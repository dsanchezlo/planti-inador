==> flow/design.v <==
module bomba(regar, maceta, MODbomba, clk, activarB);
	input wire regar; 		 
	input wire MODbomba;		 
	input wire [3:0] maceta; 	 
	input clk;
	output reg activarB; 		 
	wire [1:0] tiempoRegado;	 
	reg [63:0] temporizador;	 
	reg activarR;			 
	assign tiempoRegado = (maceta[3:0] == 4'd1) ? 2'd1 :		 
			      ((maceta[3:0] == 4'd2) ? 2'd2 :		 
			      ((maceta[3:0] == 4'd3) ? 2'd3 : 2'd0));	 
	initial begin
		temporizador = 64'd0;
		activarR = 1'd0;
		activarB = 1'd0;
	end
	always @(posedge clk) begin					 
		if(MODbomba) begin
			if(regar && !activarR) begin
				activarR <= 1'd1;
			end
			if(activarR) begin
				activarB <= 1'd1;
				if(temporizador < 64'd50_000_000 * 64'd30 * tiempoRegado) begin
					temporizador <= temporizador + 64'd1;
				end else begin
					activarR <= 1'd0;
					activarB <= 1'd0;
					temporizador <= 64'd0;
				end
			end
		end else activarB <= 1'd0;
	end
endmodule
; From RTL to reports: bomba
; What the tools print for bomba, step after step.
; Lines are those of the file above, counted from 1.
; Library cell names are shortened.
; The mark - stands for no value.
[inputs]
design = bomba
clock_port = clk
lib = sky130hd
corner = tt_025C_1v80

; Word-level counts
; Yosys after proc, flatten, opt, wreduce and memory -nomap, before mapping. Enables and synchronous resets that opt folds into registers are not counted as muxes. Memory bits, and registers merged into a memory's read port (data or address), are not among the register bits. Print and check cells are not counted. Equal cells are merged and count once.
[word_totals]
register_bits = 66
latch_bits = 0
ramBits = 0
romBits = 0
clocked_rd_ports_x_width = 0
mem_count = 0
input_bits = 7
output_inout_bits = 1
word_cells = 19
[classes]
addsub = 1
n_mul = 1
div = 0
n_cmp = 1
n_eq = 3
shifts = 0
mux = 7
n_logic = 0
n_reduce_logical = 3
[ops]
columns = op, count
row1 = adder 64 x 1 -> 64 bit with constant B, 1
row2 = < comparator 64 x 33 -> 1 bit, 1
row3 = multiplier 23 x 2 -> 25 bit with constant A, 1
row4 = equality test 4 x 2 -> 1 bit with constant B, 2
row5 = 2-to-1 mux 2 bit, 3
row6 = equality test 4 x 1 -> 1 bit with constant B, 1
row7 = 2-to-1 mux 1 bit, 4
row8 = AND reduction 2 bit, 1
row9 = logical AND 1 bit, 1
row10 = logical NOT 1 bit, 1

; Logic depth
; Longest topological path by Yosys (ltp), each cell counted once; first at word level (registers and memories cut), then after technology mapping (sequential cells cut; the memories' decode and read muxes count).
[depth]
ltp_word = 8
abc_area = 0
depth_mapped = 13
mapped_depth_nobuf = 12

; After synthesis
; Yosys stat after the flow's synthesis: flattened, memories mapped to cells. It holds for the ABC_AREA given above (unset counts as 0); a run with the other value may have another netlist.
[types]
columns = cell_type, count, area_total_um2
row1 = edfxtp_1, 65, 1.95E+03
row2 = ha_1, 26, 325.312
row3 = xor2_1, 25, 218.96
row4 = nor2_1, 41, 153.898
row5 = xnor2_1, 10, 87.584
row6 = nand2_1, 21, 78.826
row7 = nand3_1, 14, 70.067
row8 = nor4_1, 9, 56.304
row9 = and4_1, 5, 43.792
row10 = nand4_1, 7, 43.792
row11 = inv_1, 10, 37.536
row12 = buf_6, 3, 33.782
row13 = a21oi_1, 5, 25.024
row14 = and3_1, 4, 25.024
row15 = o221a_2, 2, 22.522
row16 = a31oi_4, 1, 21.27
row17 = nor4_4, 1, 21.27
row18 = dfxtp_1, 1, 20.019
; Other cell types: 21; their cells: 31.
[synth_totals]
cell_count = 281
yosys_area_mm2 = 0.0034696
seqArea_mm2 = 0.0019719
ffs = 66

; Timing after synthesis
; OpenSTA on the mapped netlist: ideal clock, no wires. The path of least setup slack (recovery checks aside). Input and output delay are each 20% of the period. Register names are those of the netlist, which keeps one name where synthesis merged equal registers.
[synth_path]
kind = input-to-reg
start = input maceta[3]
end = register temporizador[28]
tclk_ps = 3570
in_delay_ps = 714
setup_ps = 254
t_arrival_ps = 3055
required_ps = 3316
setup_slack_ps = 261
path_delay_ps = 2595
path_stages = 10
n_path_buf = 1
period_less_setup_slack_ps = 3309
; "path_delay_ps" = arrival - input delay + setup time.
; "path_stages" counts driving pins, that of a launching flip-flop among them; a cell with two outputs on the path counts twice.
; "period_less_setup_slack_ps" is the clock period less the worst setup slack; recovery checks do not enter. This is arithmetic on one report: input and output delays are still those of the set period (20% each).
; Between the ends stands the longest chain of elaborated cells between them, by number of cells; it is not shown to be the way that was timed. Of several equally long chains one is given.
; A line is the first line of the expression or statement that the cell stems from. Yosys adds cells for indexed reads and writes and turns some case tables into memories.
[synth_via]
cell_sequence = or3b_4 -> inv_1 -> ha_1 -> ha_1 -> o2111a_1 -> o311ai_2 -> a2111o_1 -> a31oi_4 -> buf_6 -> nor2_1
elab_chain_len = 6
cells_between = 8
lines_between = 4
cone_classes = 1 x mul; 1 x compare; 3 x eq/ne; 3 x mux
[synth_lines]
columns = item, line
row1 = start: declaration, 4  ; input wire [3:0] maceta;
row2 = equality test 4 x 2 -> 1 bit, 12  ; ((maceta[3:0] == 4'd3) ? 2'd3 : 2'd0));
row3 = 2-to-1 mux 2 bit, 12
row4 = 2-to-1 mux 2 bit, 11  ; ((maceta[3:0] == 4'd2) ? 2'd2 :
row5 = 2-to-1 mux 2 bit, 10  ; assign tiempoRegado = (maceta[3:0] == 4'd1) ? 2'd1 :
row6 = multiplier 23 x 2 -> 25 bit, 25  ; if(temporizador < 64'd50_000_000 * 64'd30 * tiempoRegado) begin
row7 = < comparator 64 x 33 -> 1 bit, 25
row8 = end: assignment, 26  ; temporizador <= temporizador + 64'd1;
row9 = end: assignment, 30  ; temporizador <= 64'd0;
row10 = end: declaration, 8  ; reg [63:0] temporizador;

; Timing after layout
; From the final timing report of stored run 1: the path of least setup slack in the routed layout; clock arrival at registers is part of the times.
; The report prints the path's times to 10 ps; the period is as set.
[layout_path]
kind = input-to-reg
start = input maceta[2]
end = register temporizador[23]
tclk_ps = 2350
in_delay_ps = 470
setup_ps = 240
t_arrival_ps = 3120
required_ps = 2470
setup_slack_ps = -650
path_stages = 14
n_path_buf = 4
; Between the ends stands the longest chain of elaborated cells between them, by number of cells; it is not shown to be the way that was timed. Of several equally long chains one is given.
[layout_via]
cell_sequence = buf_8 -> or3b_4 -> inv_6 -> ha_4 -> inv_1 -> ha_4 -> and3_4 -> o311ai_2 -> a2111o_1 -> a31oi_4 -> buf_12 -> buf_12 -> buf_12 -> nor2_4
elab_chain_len = 6
cells_between = 8
lines_between = 4
cone_classes = 1 x mul; 1 x compare; 3 x eq/ne; 3 x mux
[layout_lines]
columns = item, line
row1 = start: declaration, 4  ; input wire [3:0] maceta;
row2 = equality test 4 x 2 -> 1 bit, 12  ; ((maceta[3:0] == 4'd3) ? 2'd3 : 2'd0));
row3 = 2-to-1 mux 2 bit, 12
row4 = 2-to-1 mux 2 bit, 11  ; ((maceta[3:0] == 4'd2) ? 2'd2 :
row5 = 2-to-1 mux 2 bit, 10  ; assign tiempoRegado = (maceta[3:0] == 4'd1) ? 2'd1 :
row6 = multiplier 23 x 2 -> 25 bit, 25  ; if(temporizador < 64'd50_000_000 * 64'd30 * tiempoRegado) begin
row7 = < comparator 64 x 33 -> 1 bit, 25
row8 = end: assignment, 26  ; temporizador <= temporizador + 64'd1;
row9 = end: assignment, 30  ; temporizador <= 64'd0;
row10 = end: declaration, 8  ; reg [63:0] temporizador;

; Measured results for bomba: 2 stored runs of the Yosys and OpenROAD flow on sky130hd. The settings differ; the order carries no meaning. The constraints put input and output delay at 20% of the set period each and load the outputs with 0.01 pF.
; "timing.achieved_period_ps" = clock period - worst setup slack. The figure is calculated, with input and output delays left at 20% of the set period.
; "timing.worst_path_ps" = time allowed to the worst setup path (clock period - input delay - output delay, where it has them) - its slack; a late launch clock adds to it, a late capture clock takes from it.
; By "fin_power_uw" is meant OpenSTA's value without simulated activity: inputs other than the clock are taken to toggle once in ten clock periods, and the tool carries that through the logic.
; "timing.worst_path_ps" is given in steps of 10 ps.

[stored run 1: settings]
period_ns = 2.35
CORE_UTILIZATION = 68
PLACE_DENSITY_LB_ADDON = 0.02
CORE_MARGIN = 7
GPL_TIMING_DRIVEN = 0
MIN_ROUTING_LAYER = met2
CAP_MARGIN = 20
SLEW_MARGIN = 20
[stored run 1: results]
timing.achieved_period_ps = 2999
synthArea_mm2 = 0.0034696
timing.worst_path_ps = 2530
critical_path_type = input-to-reg
dieArea_mm2 = 0.0072983
final_stdcell_area_mm2 = 0.0045156
worstSetupSlack_ps = -649
holdWs_ps = 588
fin_power_uw = 2601
total_negative_slack_ps = -20551
utilization_pct = 93.7

[stored run 2: settings]
period_ns = 3.84
SETUP_SLACK_MARGIN = -0.27
CAP_MARGIN = 20
CORE_MARGIN = 2
CORE_UTILIZATION = 40
SLEW_MARGIN = 20
[stored run 2: results]
timing.achieved_period_ps = 3534
synthArea_mm2 = 0.0034696
timing.worst_path_ps = 2770
critical_path_type = input-to-reg
dieArea_mm2 = 0.0094352
final_stdcell_area_mm2 = 0.0040476
worstSetupSlack_ps = 306
holdWs_ps = 511
fin_power_uw = 1517
total_negative_slack_ps = 0
utilization_pct = 48.8

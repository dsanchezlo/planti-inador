==> flow/design.v <==
module UARTrx(rx, clkBaud, dato, hecho, ERRrx);
	input wire rx;								 
	input wire clkBaud;							 
	output reg [7:0] dato;							 
	output reg hecho;							 
	output reg ERRrx;							 
	parameter ESPERAR = 2'b00;
	parameter RECIBIR = 2'b01;
	reg [1:0] estado;							 
	reg recibido;								 
	reg [2:0] bitActual;							 
	initial begin
		estado = ESPERAR;
		recibido = 1'b0;
		bitActual = 3'd0;
		dato = 8'd0;
		hecho = 1'b0;
		ERRrx = 1'b0;
	end
	always @(posedge clkBaud) begin
		if(recibido)
			dato[bitActual] <= rx;					 
		else if (!rx)
			dato <= 8'd0;
	end
	always @(posedge clkBaud) begin
		case(estado)
			ESPERAR: begin
					if (!rx) begin				 
						hecho <= 1'b0;
						ERRrx <= 1'b0;
						bitActual <= 3'd0;
						estado <= RECIBIR;
						recibido <= 1'b1;
					end
				end
			RECIBIR: begin
					if(bitActual == 3'd7) begin		 
						recibido <= 1'b0;
						ERRrx <= ((rx && 		 
							dato[6:0] != 7'd49 && 	 
							dato[6:0] != 7'd50 && 	 
							dato[6:0] != 7'd52 && 	 
							dato[6:0] != 7'd55 &&	 
							dato[6:0] != 7'd56) || 	 
							(!rx && 		 
							dato[6:0] != 7'd48 && 	 
							dato[6:0] != 7'd51 && 	 
							dato[6:0] != 7'd53 && 	 
							dato[6:0] != 7'd54 && 	 
							dato[6:0] != 7'd57 ))	 
							? 1'b1 : 1'b0;
						hecho <= 1'b1;
						estado <= ESPERAR;
					end
					bitActual <= bitActual + 3'b1;
				end
			default: estado <= ESPERAR;
		endcase
	end
endmodule
# ---- From RTL to reports: UARTrx
# What the tools print for UARTrx, step after step.
# Line numbers count from 1 in the design file above.
# Library cell names are shortened.
# Not given: -
dict set report setup {
  top_module {UARTrx}
  clk_port {clkBaud}
  lib {sky130hd}
  pvt_corner {tt_025C_1v80}
}

# ---- Elaborated design
# Source: Yosys, flattened and elaborated, memories not mapped. Widths are those after wreduce. Registers that Yosys merges into a memory's read port (data or address) are not register bits. Print and check cells do not count. Equal cells are merged and count once.
dict set report bits {
  regBits 16
  in_bits 2
  elab_cells 61
}
dict set report op_classes {
  addsub 2
  n_eq 15
  shift 2
  muxes 16
  bitwise 3
  reduce_logical 17
}
# cell count
set ops {}
lappend ops {{!= test 7 x 6 -> 1 bit (second input constant)} 10}
lappend ops {{2-to-1 mux 8 bit} 2}
lappend ops {{logical AND 1 bit} 10}
lappend ops {{variable shift 1 x 4 -> 8 bit} 1}
lappend ops {{variable shift 1 x 4 -> 8 bit (first input constant)} 1}
lappend ops {{bitwise AND 8 bit} 1}
lappend ops {{OR 8 bit} 1}
lappend ops {{NOT 8 bit} 1}
lappend ops {{parallel mux 3 bit (select 2 bit)} 1}
lappend ops {{parallel mux 1 bit (select 2 bit)} 3}
lappend ops {{2-to-1 mux 1 bit} 6}
lappend ops {{!= test 2 bit (second input constant)} 2}
lappend ops {{AND reduction 2 bit} 2}
lappend ops {{negator 3 -> 4 bit} 1}
lappend ops {{parallel mux 2 bit (select 2 bit)} 1}
lappend ops {{2-to-1 mux 2 bit} 2}
lappend ops {{adder 3 x 1 -> 3 bit (second input constant)} 1}
lappend ops {{equality test 3 bit (second input constant)} 1}
lappend ops {{AND reduction 3 bit} 1}
lappend ops {{2-to-1 mux 3 bit} 1}
lappend ops {{equality test 2 x 1 -> 1 bit (second input constant)} 1}
lappend ops {{!= test 2 x 1 -> 1 bit (second input constant)} 1}
lappend ops {{zero test 2 bit} 1}
lappend ops {{nonzero test 2 bit} 1}
lappend ops {{logical OR 1 bit} 1}
lappend ops {{zero test 1 bit} 1}

# ---- Logic depth
# Longest topological path by Yosys (ltp), each cell counted once; first at word level (registers and memories cut), then after technology mapping (sequential cells cut; the memories' decode and read muxes count).
dict set report depth {
  depth_word 10
  abc_area 0
  ltp_mapped 8
}

# ---- After synthesis
# The flow's flattened synthesis, as Yosys stat reports it; memories are mapped. The netlist is that of the ABC_AREA named above (0 if unset); the other value can give another one.
# Totals and module areas in this step are rounded.
# type count
set types {}
lappend types {edfxtp_1 14}
lappend types {ha_1 6}
lappend types {nand2_1 12}
lappend types {nor2_1 11}
lappend types {buf_6 3}
lappend types {xor2_2 2}
lappend types {a22oi_1 3}
lappend types {nor4_4 1}
lappend types {a21oi_1 4}
lappend types {mux2i_1 2}
lappend types {xnor2_1 2}
lappend types {xnor2_2 1}
lappend types {nand2b_4 1}
lappend types {and2_1 2}
lappend types {inv_1 3}
lappend types {o21ai_1 2}
lappend types {and2_4 1}
lappend types {o2111ai_1 1}
# Not listed: further types 11, cells in them 11.
dict set report synth_totals {
  cell_count 82
  area_um2 900
  ffs 14
  n_buf 5
}

# ---- Worst setup path after synthesis
# Source: OpenSTA report_checks on the synthesized netlist (no wires, ideal clock, input and output delay 20% of the period each), path of least setup slack; recovery checks are left aside. Register names are those of the netlist, which keeps one name where synthesis merged equal registers.
dict set report synth_path {
  kind {register to register}
  startpoint {register bitActual[0]}
  endpoint {register dato[4]}
  clock_period_ns 2.17
  arrival_time_ns 1.447
  required_time_ns 1.904
  slack_ns 0.457
  path_delay_ns 1.713
  driving_pins 9
  n_path_buf 2
  synth_period_reached_ns 1.713
}
# "path_delay_ns" = arrival - input delay + setup time.
# "driving_pins": output pins that drive a net of the path, with the launching flip-flop's if there is one; two outputs of one cell count as two.
# "synth_period_reached_ns" = period - worst setup slack (recovery checks aside). The figure is calculated, with input and output delays left at 20% of the set period.
# Between the ends stands the longest chain of elaborated cells between them, by number of cells; it is not shown to be the way that was timed. Of several equally long chains one is given.
# A line is the first line of the expression or statement that the cell stems from. Yosys adds cells for indexed reads and writes and turns some case tables into memories.
dict set report synth_between {
  cell_sequence {edfxtp_1 -> buf_4 -> inv_1 -> ha_1 -> buf_6 -> and2_4 -> o21ai_1 -> mux2i_1 -> nor2_1}
  elab_chain_len 6
  cone_cells 7
  cone_classes {add/sub (1); shift (2); mux (1); logic (3)}
}
# element line
set synth_rtl {}
lappend synth_rtl {{start: declaration} 11} ;# reg [2:0] bitActual;
lappend synth_rtl {{start: assignment} 32} ;# bitActual <= 3'd0;
lappend synth_rtl {{start: assignment} 56} ;# bitActual <= bitActual + 3'b1;
lappend synth_rtl {{negator 3 -> 4 bit} 22} ;# dato[bitActual] <= rx;
lappend synth_rtl {{variable shift 1 x 4 -> 8 bit} 22}
lappend synth_rtl {{NOT 8 bit} 22}
lappend synth_rtl {{bitwise AND 8 bit} 22}
lappend synth_rtl {{OR 8 bit} 22}
lappend synth_rtl {{2-to-1 mux 8 bit} 21} ;# if(recibido)
lappend synth_rtl {{end: assignment} 22}
lappend synth_rtl {{end: assignment} 24} ;# dato <= 8'd0;
lappend synth_rtl {{end: declaration} 4} ;# output reg [7:0] dato;

# ---- Worst path after layout
# Path of least setup slack in the final report of stored run 2 (OpenROAD, finished layout, wires in). Where an end is a register, its clock arrival counts in the times.
dict set report layout_path {
  kind {register to register}
  startpoint {register bitActual[0]}
  endpoint {register dato[4]}
  clock_period_ns 1.85
  arrival_time_ns 1.69
  required_time_ns 1.89
  slack_ns 0.20
  driving_pins 7
  n_path_buf 0
}
# Between the ends stands the longest chain of elaborated cells between them, by number of cells; it is not shown to be the way that was timed. Of several equally long chains one is given.
dict set report layout_between {
  cell_sequence {edfxtp_1 -> inv_1 -> ha_2 -> nor3b_1 -> o21ai_1 -> mux2i_1 -> nor2_1}
  elab_chain_len 6
  cone_cells 7
  cone_classes {add/sub (1); shift (2); mux (1); logic (3)}
}
# element line
set layout_rtl {}
lappend layout_rtl {{start: declaration} 11} ;# reg [2:0] bitActual;
lappend layout_rtl {{start: assignment} 32} ;# bitActual <= 3'd0;
lappend layout_rtl {{start: assignment} 56} ;# bitActual <= bitActual + 3'b1;
lappend layout_rtl {{negator 3 -> 4 bit} 22} ;# dato[bitActual] <= rx;
lappend layout_rtl {{variable shift 1 x 4 -> 8 bit} 22}
lappend layout_rtl {{NOT 8 bit} 22}
lappend layout_rtl {{bitwise AND 8 bit} 22}
lappend layout_rtl {{OR 8 bit} 22}
lappend layout_rtl {{2-to-1 mux 8 bit} 21} ;# if(recibido)
lappend layout_rtl {{end: assignment} 22}
lappend layout_rtl {{end: assignment} 24} ;# dato <= 8'd0;
lappend layout_rtl {{end: declaration} 4} ;# output reg [7:0] dato;

--- measured runs ---
Measured data: module UARTrx, platform sky130hd, 2 stored runs of the flow under differing settings, order arbitrary. Input and output delays are each 20% of the period that was set; the output load is 0.01 pF.
"achieved_period_ns": clock period set for the run, less the worst setup slack. It is reckoned from that one timing run; input and output delays stay at 20% of the period that was set.
"worst_path_time_ns": the worst setup path's part of the clock period (all of it between registers, 20% less for each end at a port) less its slack. A launch clock that arrives late makes it longer, a capture clock that arrives late makes it shorter.
The measured numbers are rounded.

[flow] stored run 1: files
==> flow/run.sh <==
#!/bin/bash
# the make line also repeats the synthesis and layout settings of config.mk as NAME=value (left out here)
make -C /OpenROAD-flow-scripts/flow DESIGN_CONFIG=/design/flow/config.mk WORK_HOME=/design/flow/orfs CLKGATE_MAP_FILE= finish
==> flow/config.mk <==
export PLATFORM = sky130hd
export DESIGN_NAME = UARTrx
export DESIGN_NICKNAME = UARTrx
export VERILOG_FILES = /design/flow/design.v
export SDC_FILE = /design/flow/constraint.sdc
export NUM_CORES = 4
export LEC_CHECK = 0
export CAP_MARGIN = 20
export CELL_PAD_IN_SITES_DETAIL_PLACEMENT = 0
export CORE_ASPECT_RATIO = 1.88
export CORE_MARGIN = 7
export CORE_UTILIZATION = 62
export CTS_CLUSTER_SIZE = 84
export MIN_ROUTING_LAYER = met2
export PLACE_DENSITY_LB_ADDON = 0.25
export SLEW_MARGIN = 20
export TNS_END_PERCENT = 35
==> flow/constraint.sdc <==
create_clock -name core_clock -period 1.98 [get_ports {clkBaud}]
set_input_delay 0.3960 -clock core_clock [delete_from_list [all_inputs] [get_ports {clkBaud}]]
set_output_delay 0.3960 -clock core_clock [all_outputs]
set_load 0.01 [all_outputs]

[flow] stored run 1: incomplete, floorplanning halted on PDN-0185

[flow] stored run 2: files
==> flow/run.sh <==
#!/bin/bash
# the make line also repeats the synthesis and layout settings of config.mk as NAME=value (left out here)
make -C /OpenROAD-flow-scripts/flow DESIGN_CONFIG=/design/flow/config.mk WORK_HOME=/design/flow/orfs CLKGATE_MAP_FILE= finish
==> flow/config.mk <==
export PLATFORM = sky130hd
export DESIGN_NAME = UARTrx
export DESIGN_NICKNAME = UARTrx
export VERILOG_FILES = /design/flow/design.v
export SDC_FILE = /design/flow/constraint.sdc
export NUM_CORES = 4
export LEC_CHECK = 0
export CAP_MARGIN = 20
export CORE_MARGIN = 7
export CORE_UTILIZATION = 63
export CTS_CLUSTER_DIAMETER = 183
export PLACE_DENSITY_LB_ADDON = 0.24
export SLEW_MARGIN = 20
==> flow/constraint.sdc <==
create_clock -name core_clock -period 1.85 [get_ports {clkBaud}]
set_input_delay 0.3700 -clock core_clock [delete_from_list [all_inputs] [get_ports {clkBaud}]]
set_output_delay 0.3700 -clock core_clock [all_outputs]
set_load 0.01 [all_outputs]

[flow] stored run 2: metrics
[metrics] finalCellArea_um2 = 1050
[metrics] worst_path_time_ns = 1.65
[metrics] worstPathKind = register to register
[metrics] hold_ws_ns = 0.524
[metrics] synthesis_area_um2 = 900
[metrics] worstSetupSlack_ns = 0.201
[metrics] achieved_period_ns = 1.649
[metrics] die_um2 = 2680
[metrics] finalUtil_pct = 79.7
--- end ---
